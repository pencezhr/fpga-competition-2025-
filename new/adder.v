==> flow/design.v <==
`timescale 1ns / 1ps
module adder #(
    parameter BIT = 40
)
(
    input clk,
    input rst_n,
    input data_in_valid,
    output reg data_out_valid,
    input [BIT-1:0] A_in,
    input [BIT-1:0] B_in,
    output reg [BIT-1:0] C_out
    );
wire  signed [BIT-1:0] A_in_signed;
wire  signed [BIT-1:0] B_in_signed;
assign A_in_signed = A_in;
assign B_in_signed = B_in;
always @(posedge clk or negedge rst_n) begin
    if(~rst_n) begin
        C_out <= 0;
        data_out_valid <= 0;
    end
    else begin
        C_out <= A_in_signed + B_in_signed;
        data_out_valid <= data_in_valid;
    end
end
endmodule
From RTL to reports: adder:

The steps from the RTL of adder to its reports follow in flow order.
Line numbers count from 1 in the design file above.
Library cell names are shortened.
Not given: -

* design top: adder
* clock port: clk
* cell library: sky130hd
* library corner: tt_025C_1v80

Elaborated design:

Yosys after proc, flatten, opt, wreduce and memory -nomap, before mapping. Enables and synchronous resets that opt folds into registers are not counted as muxes. Memory bits, and registers merged into a memory's read port (data or address), are not among the register bits. Print and check cells are not counted. Equal cells are merged and count once.

* add/subtract/negate cells: 1

Operator list (count)
* adder 40 bit: 1

* flip-flop bits (word level): 41
* word-level cells: 3

Longest topological paths:

Depth = most cells in a row (Yosys ltp): at word level without a register or memory, in the mapped netlist without a sequential cell, where the memories' decode and read muxes count.

* depth in word-level cells: 1
* ABC_AREA: 1
* gate-level depth with buffers: 13
* mapped depth without buffers: 13

Netlist:

Yosys stat after the flow's synthesis: flattened, memories mapped to cells. It holds for the ABC_AREA given above (unset counts as 0); a run with the other value may have another netlist.

Cells by type (count)
* dfrtp_1: 41
* nand2_1: 252
* ha_1: 39
* inv_1: 120
* nor2_1: 53
* a21oi_1: 32
* xor2_1: 17
* nand3_1: 25
* o21ai_0: 16
* nor3_1: 11
* xnor2_1: 6
* nand3_2: 5
* nand2_2: 7
* a31oi_1: 4
* inv_2: 6
* nor2_4: 2
* fa_1: 1
* nand2b_1: 2

Not listed: further types 5, cells in them 7.

* cells in the netlist: 646
* mapped area: 3968.8 um2
* sequential area: 1026.0 um2
* mapped flip-flops: 41
* buffer cells: 0

Path before layout:

Source: OpenSTA report_checks on the synthesized netlist (no wires, ideal clock, input and output delay 20% of the period each), path of least setup slack; recovery checks are left aside. Register names are those of the netlist, which keeps one name where synthesis merged equal registers.

* path kind: input to register
* start: input A_in[0]
* end: register C_out[38]
* clock period: 4.29 ns
* library setup time: 0.117 ns
* arrival time: 2.201 ns
* required time: 4.174 ns
* setup slack: 1.973 ns
* delay of the path: 1.460 ns
* stages on the path: 12
* buffers on the path: 0
* period reached after synthesis: 2.317 ns

"delay of the path" is the arrival time less input delay plus setup time.
"stages on the path" counts driving pins, that of a launching flip-flop among them; a cell with two outputs on the path counts twice.
"period reached after synthesis" is the clock period less the worst setup slack; recovery checks do not enter. This is arithmetic on one report: input and output delays are still those of the set period (20% each).
The rows between start and end are the longest chain of elaborated cells between them; the timing report does not say that the signal goes this way. Where chains are equally long, one stands for them.
Each line given opens the expression or statement behind the cell; cells for indexed reads and writes are added by Yosys, which also makes memories of some case tables.

* cell sequence: ha_1 > fa_1 > nand3_1 > nand3_2 > nand2_1 > nand2_1 > nand2_1 > nand3_2 > nand2_1 > nand2_1 > nand2_1 > nand2_1
* length of the longest elaborated chain: 1
* elaborated cells on any way between the ends: 1
* source lines of those cells: 1
* those cells by class: add/sub (1)

RTL lines, path after synthesis
* from (decl): RTL line 10 `input [BIT-1:0] A_in,`
* adder 40 bit: RTL line 24 `C_out <= A_in_signed + B_in_signed;`
* to (assign): RTL line 20 `C_out <= 0;`
* to (assign): RTL line 24
* to (decl): RTL line 12 `output reg [BIT-1:0] C_out`

Design adder on sky130hd. What follows are 2 stored runs of the flow, each under its own settings; their order means nothing. The constraints put input and output delay at 20% of the set period each and load the outputs with 0.01 pF.

### Run A

Settings: `period_ns=5.5`, `CORE_UTILIZATION=70`, `PLACE_DENSITY_LB_ADDON=0.18`, `HOLD_SLACK_MARGIN=0.12`, `CORE_ASPECT_RATIO=1.88`, `CELL_PAD_IN_SITES_GLOBAL_PLACEMENT=0`, `CELL_PAD_IN_SITES_DETAIL_PLACEMENT=0`, `ABC_AREA=1`, `GPL_ROUTABILITY_DRIVEN=1`, `SLEW_MARGIN=0`, `CAP_MARGIN=20`, `CORE_MARGIN=2`

Unfinished; error FLW-0024 in placement.

### Run B

Settings: `period_ns=3.11`, `CORE_UTILIZATION=64`, `SETUP_SLACK_MARGIN=-0.21`, `PLACE_DENSITY_LB_ADDON=0.16`, `CORE_MARGIN=5`, `CELL_PAD_IN_SITES_GLOBAL_PLACEMENT=1`, `CELL_PAD_IN_SITES_DETAIL_PLACEMENT=2`, `CTS_CLUSTER_SIZE=43`, `SLEW_MARGIN=35`, `MAX_ROUTING_LAYER=met4`, `CAP_MARGIN=20`

Unfinished; error FLW-0024 in placement.
